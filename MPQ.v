==> flow/design.v <==
module MPQ(clk,rst,data_valid,data,cmd_valid,cmd,index,value,busy,RAM_valid,RAM_A,RAM_D,done);
input clk;
input rst;
input data_valid;
input [7:0] data;
input cmd_valid;
input [2:0] cmd;
input [7:0] index;
input [7:0] value;
output reg busy;
output reg RAM_valid;
output reg[7:0]RAM_A;
output reg [7:0]RAM_D;
output reg done;
reg [7:0] values [0:31];
reg [3:0] state;
reg [7:0] p_idx_set [0:31];
integer idx = 0;
integer parent_index = 0;
integer output_index = 0;
integer max_index = 0;
integer p_idx = 0;
integer temp_cmd;
integer op_index;
integer op_value;
parameter INPUT_DATA = 4'b0000;
parameter COMPARE_LEFT_CHILD = 4'b0001;
parameter COMPARE_RIGHT_CHILD = 4'b0010;
parameter SWAP = 4'b0011;
parameter GET_COMMAND = 4'b0100;
parameter BUFFER = 4'b0101;
parameter CHECK_ROOT = 4'b0110;
parameter WAIT_COMMAND = 4'b0111;
parameter WRITE = 4'b1000;
parameter BUFFER_COMMAND = 4'b1010;
parameter DONE = 4'b1001;
parameter UPDATE_VALUE = 4'b1011;
always @ (posedge clk) begin
	if(rst) begin
        state <= INPUT_DATA;
		RAM_valid <= 0;
		done <= 0;
		busy <= 1;
    end else begin  
        case(state) 
            INPUT_DATA: begin
				if(data_valid) begin
					values[idx] <= data;
					idx <= idx + 1;				
				end else begin   
					state <= COMPARE_LEFT_CHILD;
					parent_index <= (idx-1)/2;
					idx <= idx - 1;
				end
            end		
            COMPARE_LEFT_CHILD: begin			
				if((2*(parent_index)+1) <= idx  && values[parent_index] < values[2*(parent_index) +1]) begin
					max_index <= 2*(parent_index) +1;				
				end else begin
					max_index <= parent_index;
				end
				state <= COMPARE_RIGHT_CHILD;						
            end
			COMPARE_RIGHT_CHILD: begin
				if((2*(parent_index)+2) <= idx  && values[max_index] < values[2*(parent_index) +2]) begin
					max_index <= 2*(parent_index) + 2;				
				end
				state <= SWAP;
			end
			SWAP: begin
				values[parent_index] <= values[max_index];
				values[max_index] <= values[parent_index];
				p_idx_set[p_idx] <= parent_index;  
				p_idx <= p_idx + 1;
				parent_index <= max_index;  
				max_index <= parent_index;
				state <= BUFFER;
			end
			BUFFER: begin
				if(parent_index == max_index) begin  
					parent_index <= p_idx_set[0];  
					p_idx <= 0;
					state <= CHECK_ROOT;	
				end else begin  
					state <= COMPARE_LEFT_CHILD;	
				end				
			end
			CHECK_ROOT: begin
				if(parent_index != 0) begin  
					parent_index <= parent_index - 1;
					state <= COMPARE_LEFT_CHILD;
				end else begin  
					state <= GET_COMMAND;
					busy <= 0;
				end		
			end						
			GET_COMMAND: begin
				temp_cmd <= cmd;
				busy <= 1;
				if(cmd_valid) begin
					case(cmd)
						0: begin
							state <= BUFFER_COMMAND;
						end
						1: begin  
							state <= BUFFER_COMMAND;						
						end
						2: begin  
							op_index <= index - 1;
							op_value <= value;
							state <= BUFFER_COMMAND;
						end
						3: begin  
							op_index <= idx + 1;
							op_value <= value;
							state <= BUFFER_COMMAND;
						end
						4: begin								
							state <= BUFFER_COMMAND;												
						end																			
					endcase
				end
			end				
			BUFFER_COMMAND: begin				
				case(temp_cmd)
					0: begin
						busy <= 0;
						state <= GET_COMMAND;
					end
					1: begin  
						idx <= idx - 1;
						values[0] <= values[idx];
						parent_index <= 0;
						state <= COMPARE_LEFT_CHILD;
					end
					2: begin  
						values[op_index] <= op_value;
						state <= UPDATE_VALUE;							
					end
					3: begin  
						values[op_index] <= op_value;
						idx <= idx + 1;
						state <= UPDATE_VALUE;							
					end
					4: begin  
						busy <= 0;
						state <= WRITE;
					end
				endcase				
			end
			UPDATE_VALUE: begin
				if(values[(op_index-1)/2] < values[op_index]) begin
					values[(op_index-1)/2] <= values[op_index];
					values[op_index] <= values[(op_index-1)/2];
					op_index <= (op_index-1)/2;
					if((op_index-1)/2 != 0) begin  
						state <= UPDATE_VALUE;
					end else begin  
						state <= GET_COMMAND;
						busy <= 0;					
					end					
				end	else begin
					state <= GET_COMMAND;
					busy <= 0;	
				end				
			end
			WRITE: begin
				RAM_valid <= 1;
				busy <= 1;
				RAM_A <= output_index;
				RAM_D <= values[output_index];
				output_index <= output_index + 1;
				if(output_index == idx) begin
					state <= DONE;
				end
			end
			DONE: begin
				done <= 1;
				RAM_valid <= 0;
				busy <= 0;
			end
		endcase
    end	
end
endmodule
== Reports on MPQ ==
The steps from the RTL of MPQ to its reports follow in flow order.
Lines are those of the file above, counted from 1.
Operators carry their Yosys type and port widths (W data, S select, Z words).
The mark -- stands for no value.
Inputs
  top: MPQ
  clock input: clk
  cell library: sky130hd
  library corner: tt_025C_1v80

== After elaboration ==
Source: Yosys, flattened and elaborated, memories not mapped. Widths are those after wreduce. Print and check cells do not count. Equal cells are merged and count once.
Yosys's memory passes give these memory sizes; they may raise the number of words (mostly to a power of two), join words into wider ones and drop unused or constant bits.
Word-level totals
  flip-flop bits (word level): 218
  memory bits (writable): 512
  word width x clocked read ports: 16
  memory cells: 2
  output and inout port bits: 19
  cells after elaboration: 209
Memory list
  p_idx_set: words 32, width 8, rd ports 1, wr ports 1, line 17  | reg [7:0] p_idx_set [0:31];
  values: words 32, width 8, rd ports 8, wr ports 2, line 15  | reg [7:0] values [0:31];
Cells by class
  add/subtract/negate cells: 11
  order comparisons: 5
  eq/ne operators: 36
  mux-type cells: 100
  bitwise operators: 8
  reductions and logical operators: 34
Operator list (number)
  $mux W32: 10
  $pmux W32 S2: 5
  $mux W8: 30
  $pmux W32 S5: 1
  $add A32 B2 Y32 const B: 4
  $sub A32 B2 Y32 const B: 3
  $pmux W32 S3: 1
  $mux W5: 16
  $add A32 B1 Y32: 2
  $le A32 B32 Y1: 2
  $eq A32 B32 Y1: 2
  $reduce_bool A32 Y1: 2
  $pmux W4 S10: 1
  $add A32 B3 Y32 const B: 1
  $logic_not A32 Y1: 1
  $reduce_or A8 Y1: 4
  $mux W1: 25
  $lt A8 B8 Y1: 3
  $mux W4: 6
  $ne A2 B2 Y1 const B: 11
  $eq A4 B4 Y1 const B: 4
  $pmux W4 S4: 1
  $eq A3 B2 Y1 const B: 4
  $eq A4 B3 Y1 const B: 3
  $reduce_and A6 Y1: 2
  $reduce_bool A10 Y1: 1
  $reduce_bool A5 Y1: 2
  $ne A3 B3 Y1 const B: 3
Other operator kinds: 24; their cells: 44.

== Longest topological paths ==
Yosys ltp: most cells in a row. Word level: on the elaborated netlist, between registers, memories and ports. Mapped: between sequential cells and ports; inverters and the memories' decode and read muxes count.
Logic depth
  depth after elaboration: 12
  ABC_AREA: 0
  depth in mapped cells: 31

== Synthesis result ==
The flow's flattened synthesis, as Yosys stat reports it; memories are mapped. The netlist is that of the ABC_AREA named above (0 if unset); the other value can give another one.
Mapped netlist
  standard cells after synthesis: 3853
  mapped area: 43619.3 sq um
  mapped flip-flops: 475
  buffers: 362
Cells by type (number)
  sky130_fd_sc_hd__edfxtp_1: 456
  sky130_fd_sc_hd__mux4_2: 443
  sky130_fd_sc_hd__mux2_2: 208
  sky130_fd_sc_hd__xnor2_1: 232
  sky130_fd_sc_hd__mux2i_1: 172
  sky130_fd_sc_hd__ha_1: 97
  sky130_fd_sc_hd__nand2_1: 301
  sky130_fd_sc_hd__clkbuf_1: 270
  sky130_fd_sc_hd__nor2_1: 236
  sky130_fd_sc_hd__a21oi_1: 144
  sky130_fd_sc_hd__xor2_1: 77
  sky130_fd_sc_hd__nor3_1: 121
  sky130_fd_sc_hd__o21ai_0: 117
  sky130_fd_sc_hd__nand3_1: 108
  sky130_fd_sc_hd__nand4_1: 74
  sky130_fd_sc_hd__dfxtp_1: 19
  sky130_fd_sc_hd__or3_1: 52
  sky130_fd_sc_hd__o31ai_4: 14
Not listed: further types 78, cells in them 712.

== Timing after synthesis ==
Path of least setup slack by OpenSTA after synthesis, without wires, with an ideal clock, recovery checks aside; 20% of the period is set as input and as output delay. Where synthesis merged equal registers, the netlist keeps one of their names.
Timing post-synthesis
  path kind: register to register
  start point: register op_index[3]
  end point: memory values[1][0]
  clock period: 11.7 ns
  setup time: 0.404 ns
  arrival time: 7.699 ns
  setup slack: 3.597 ns
  path delay: 8.103 ns
  stages on the path: 29
  path buffers: 9
  synthesis period reached: 8.103 ns
"path delay" is the arrival time less input delay plus setup time.
"stages on the path": output pins that drive a net of the path, with the launching flip-flop's if there is one; two outputs of one cell count as two.
"synthesis period reached" is the clock period less the worst setup slack; recovery checks do not enter. This is arithmetic on one report: input and output delays are still those of the set period (20% each).
Between the ends stands the longest chain of elaborated cells between them, by number of cells; it is not shown to be the way that was timed. Of several equally long chains one is given.
A line is the first line of the expression or statement that the cell stems from. Yosys adds cells for indexed reads and writes and turns some case tables into memories.
The chain passes a memory read, where the word-level depth is cut; so it can be longer than that depth.
At most two assigning lines are given for a register; there are more.
Only ways into the end's enable, where the timed path ends, are counted here.
On the way, post-synthesis
  cells stage by stage: sky130_fd_sc_hd__edfxtp_1 sky130_fd_sc_hd__buf_4 sky130_fd_sc_hd__nor3_2 sky130_fd_sc_hd__and3_1 sky130_fd_sc_hd__clkbuf_1 sky130_fd_sc_hd__nand3_1 sky130_fd_sc_hd__nor3_1 sky130_fd_sc_hd__xnor2_1 sky130_fd_sc_hd__nor2_1 sky130_fd_sc_hd__ha_1 sky130_fd_sc_hd__clkbuf_1 sky130_fd_sc_hd__clkbuf_1 sky130_fd_sc_hd__buf_1 sky130_fd_sc_hd__buf_2 sky130_fd_sc_hd__mux4_2 sky130_fd_sc_hd__mux4_2 sky130_fd_sc_hd__nand2_1 sky130_fd_sc_hd__nand2_1 sky130_fd_sc_hd__ha_1 sky130_fd_sc_hd__nand4_1 sky130_fd_sc_hd__nor2_1 sky130_fd_sc_hd__nand3_1 sky130_fd_sc_hd__a31oi_1 sky130_fd_sc_hd__nor4_2 sky130_fd_sc_hd__clkbuf_1 sky130_fd_sc_hd__nand2b_1 sky130_fd_sc_hd__buf_2 sky130_fd_sc_hd__clkbuf_1 sky130_fd_sc_hd__o311ai_0
  length of the longest elaborated chain: 14
RTL lines, path post-synthesis
  start: declaration: line 24  | integer op_index;
  start: assignment: line 109  | op_index <= index - 1;
  start: assignment: line 114  | op_index <= idx + 1;
  $sub A32 B2 Y32: line 152  | if(values[(op_index-1)/2] < values[op_index]) begin
  $and A1 B1 Y1
  $add A32 B1 Y32
  $mem_v2 Z32 W8: line 15  | reg [7:0] values [0:31];
  $lt A8 B8 Y1: line 152
  $mux W32: line 152
  $mux W5: line 45  | case(state)
  $mux W5: line 39  | if(rst) begin
  $eq A5 B5 Y1
  $and A1 B1 Y1
  $not A1 Y1
  $and A1 B1 Y1
  $reduce_or A8 Y1
  $mux W5
  end: declaration: line 15

== Path in the finished layout ==
Path of least setup slack in the final report of run 1 (OpenROAD, finished layout, wires in). Where an end is a register, its clock arrival counts in the times.
Timing after layout
  path kind: register to register
  start point: register op_index[20]
  end point: memory values[0][2]
  clock period: 5.21 ns
  setup time: 0.33 ns
  arrival time: 6.77 ns
  setup slack: -1.21 ns
  stages on the path: 31
  path buffers: 7
Between the ends stands the longest chain of elaborated cells between them, by number of cells; it is not shown to be the way that was timed. Of several equally long chains one is given.
The chain passes a memory read, where the word-level depth is cut; so it can be longer than that depth.
At most two assigning lines are given for a register; there are more.
Only ways into the end's enable, where the timed path ends, are counted here.
On the way, after layout
  cells stage by stage: sky130_fd_sc_hd__edfxtp_1 sky130_fd_sc_hd__nor4_4 sky130_fd_sc_hd__and4_4 sky130_fd_sc_hd__nand3_4 sky130_fd_sc_hd__nor3_4 sky130_fd_sc_hd__xnor2_2 sky130_fd_sc_hd__nor2_2 sky130_fd_sc_hd__ha_4 sky130_fd_sc_hd__ha_4 sky130_fd_sc_hd__xnor2_4 sky130_fd_sc_hd__xnor2_4 sky130_fd_sc_hd__buf_12 sky130_fd_sc_hd__buf_16 sky130_fd_sc_hd__buf_8 sky130_fd_sc_hd__mux4_2 sky130_fd_sc_hd__mux4_2 sky130_fd_sc_hd__nand2_2 sky130_fd_sc_hd__nand2_2 sky130_fd_sc_hd__ha_4 sky130_fd_sc_hd__nand4_1 sky130_fd_sc_hd__nor2_2 sky130_fd_sc_hd__nand3_2 sky130_fd_sc_hd__a31oi_4 sky130_fd_sc_hd__nor4_4 sky130_fd_sc_hd__buf_6 sky130_fd_sc_hd__buf_4 sky130_fd_sc_hd__nand2b_4 sky130_fd_sc_hd__buf_12 sky130_fd_sc_hd__buf_4 sky130_fd_sc_hd__nor3_2 sky130_fd_sc_hd__a311o_2
  length of the longest elaborated chain: 14
RTL lines, path after layout
  start: declaration: line 24  | integer op_index;
  start: assignment: line 109  | op_index <= index - 1;
  start: assignment: line 114  | op_index <= idx + 1;
  $sub A32 B2 Y32: line 152  | if(values[(op_index-1)/2] < values[op_index]) begin
  $and A1 B1 Y1
  $add A32 B1 Y32
  $mem_v2 Z32 W8: line 15  | reg [7:0] values [0:31];
  $lt A8 B8 Y1: line 152
  $mux W32: line 152
  $mux W5: line 45  | case(state)
  $mux W5: line 39  | if(rst) begin
  $eq A5 B5 Y1
  $and A1 B1 Y1
  $not A1 Y1
  $and A1 B1 Y1
  $reduce_or A8 Y1
  $mux W5
  end: declaration: line 15

Subject: flow runs of MPQ

Hi,

2 stored runs of MPQ in the flow (synthesis by Yosys, layout by OpenROAD, sky130hd cells), in arbitrary order. Constraints: input delay and output delay 20% of the set period each, output load 0.01 pF.
By "achieved clock period" is meant the clock period of the run minus its worst setup slack. This is arithmetic on one report: input and output delays are still those of the set period (20% each).
"worst setup path time" means the part of the period allowed to the worst setup path (the constraints hold back 20% at inputs and 20% at outputs) less its slack; where the path has registers, the arrival times of their clocks count too.
"power" rests on the timing tool's default activity at the inputs, not on a simulated workload.

Run 1
==> flow/run.sh <==
#!/bin/bash
# the make line also repeats the synthesis and layout settings of config.mk as NAME=value (left out here)
make -C /OpenROAD-flow-scripts/flow DESIGN_CONFIG=/design/flow/config.mk WORK_HOME=/design/flow/orfs CLKGATE_MAP_FILE= finish
==> flow/config.mk <==
export PLATFORM = sky130hd
export DESIGN_NAME = MPQ
export DESIGN_NICKNAME = MPQ
export VERILOG_FILES = /design/flow/design.v
export SDC_FILE = /design/flow/constraint.sdc
export NUM_CORES = 4
export LEC_CHECK = 0
export CAP_MARGIN = 35
export CORE_MARGIN = 2
export CORE_UTILIZATION = 36
export CTS_CLUSTER_SIZE = 34
export PLACE_DENSITY = 0.81
export SETUP_SLACK_MARGIN = -0.37
export SLEW_MARGIN = 35
==> flow/constraint.sdc <==
create_clock -name core_clock -period 5.21 [get_ports {clk}]
set_input_delay 1.0420 -clock core_clock [delete_from_list [all_inputs] [get_ports {clk}]]
set_output_delay 1.0420 -clock core_clock [all_outputs]
set_load 0.01 [all_outputs]

==> results of run 1 <==
chip area after synthesis (Yosys): 43,619.3 sq um
die area: 123,964.0 sq um
standard-cell area of the final layout: 53,302.4 sq um
utilization: 44.4%
worst setup slack after layout: -1.209 ns
total negative slack: -583.891 ns
worst hold slack: 0.485 ns
power: 11,192 µW
achieved clock period: 6.419 ns
worst setup path time: 6.42 ns
worst setup path kind: register to register

Run 2
==> flow/run.sh <==
#!/bin/bash
# the make line also repeats the synthesis and layout settings of config.mk as NAME=value (left out here)
make -C /OpenROAD-flow-scripts/flow DESIGN_CONFIG=/design/flow/config.mk WORK_HOME=/design/flow/orfs CLKGATE_MAP_FILE= finish
==> flow/config.mk <==
export PLATFORM = sky130hd
export DESIGN_NAME = MPQ
export DESIGN_NICKNAME = MPQ
export VERILOG_FILES = /design/flow/design.v
export SDC_FILE = /design/flow/constraint.sdc
export NUM_CORES = 4
export LEC_CHECK = 0
export CAP_MARGIN = 20
export CORE_MARGIN = 2
export CORE_UTILIZATION = 40
export SETUP_SLACK_MARGIN = -0.46
export SLEW_MARGIN = 20
==> flow/constraint.sdc <==
create_clock -name core_clock -period 8.59 [get_ports {clk}]
set_input_delay 1.7180 -clock core_clock [delete_from_list [all_inputs] [get_ports {clk}]]
set_output_delay 1.7180 -clock core_clock [all_outputs]
set_load 0.01 [all_outputs]

==> results of run 2 <==
chip area after synthesis (Yosys): 43,619.3 sq um
die area: 111,706.0 sq um
standard-cell area of the final layout: 47,946.0 sq um
utilization: 44.2%
worst setup slack after layout: 0.290 ns
total negative slack: 0.000 ns
worst hold slack: 0.499 ns
power: 6,848 µW
achieved clock period: 8.300 ns
worst setup path time: 8.30 ns
worst setup path kind: register to register

Regards
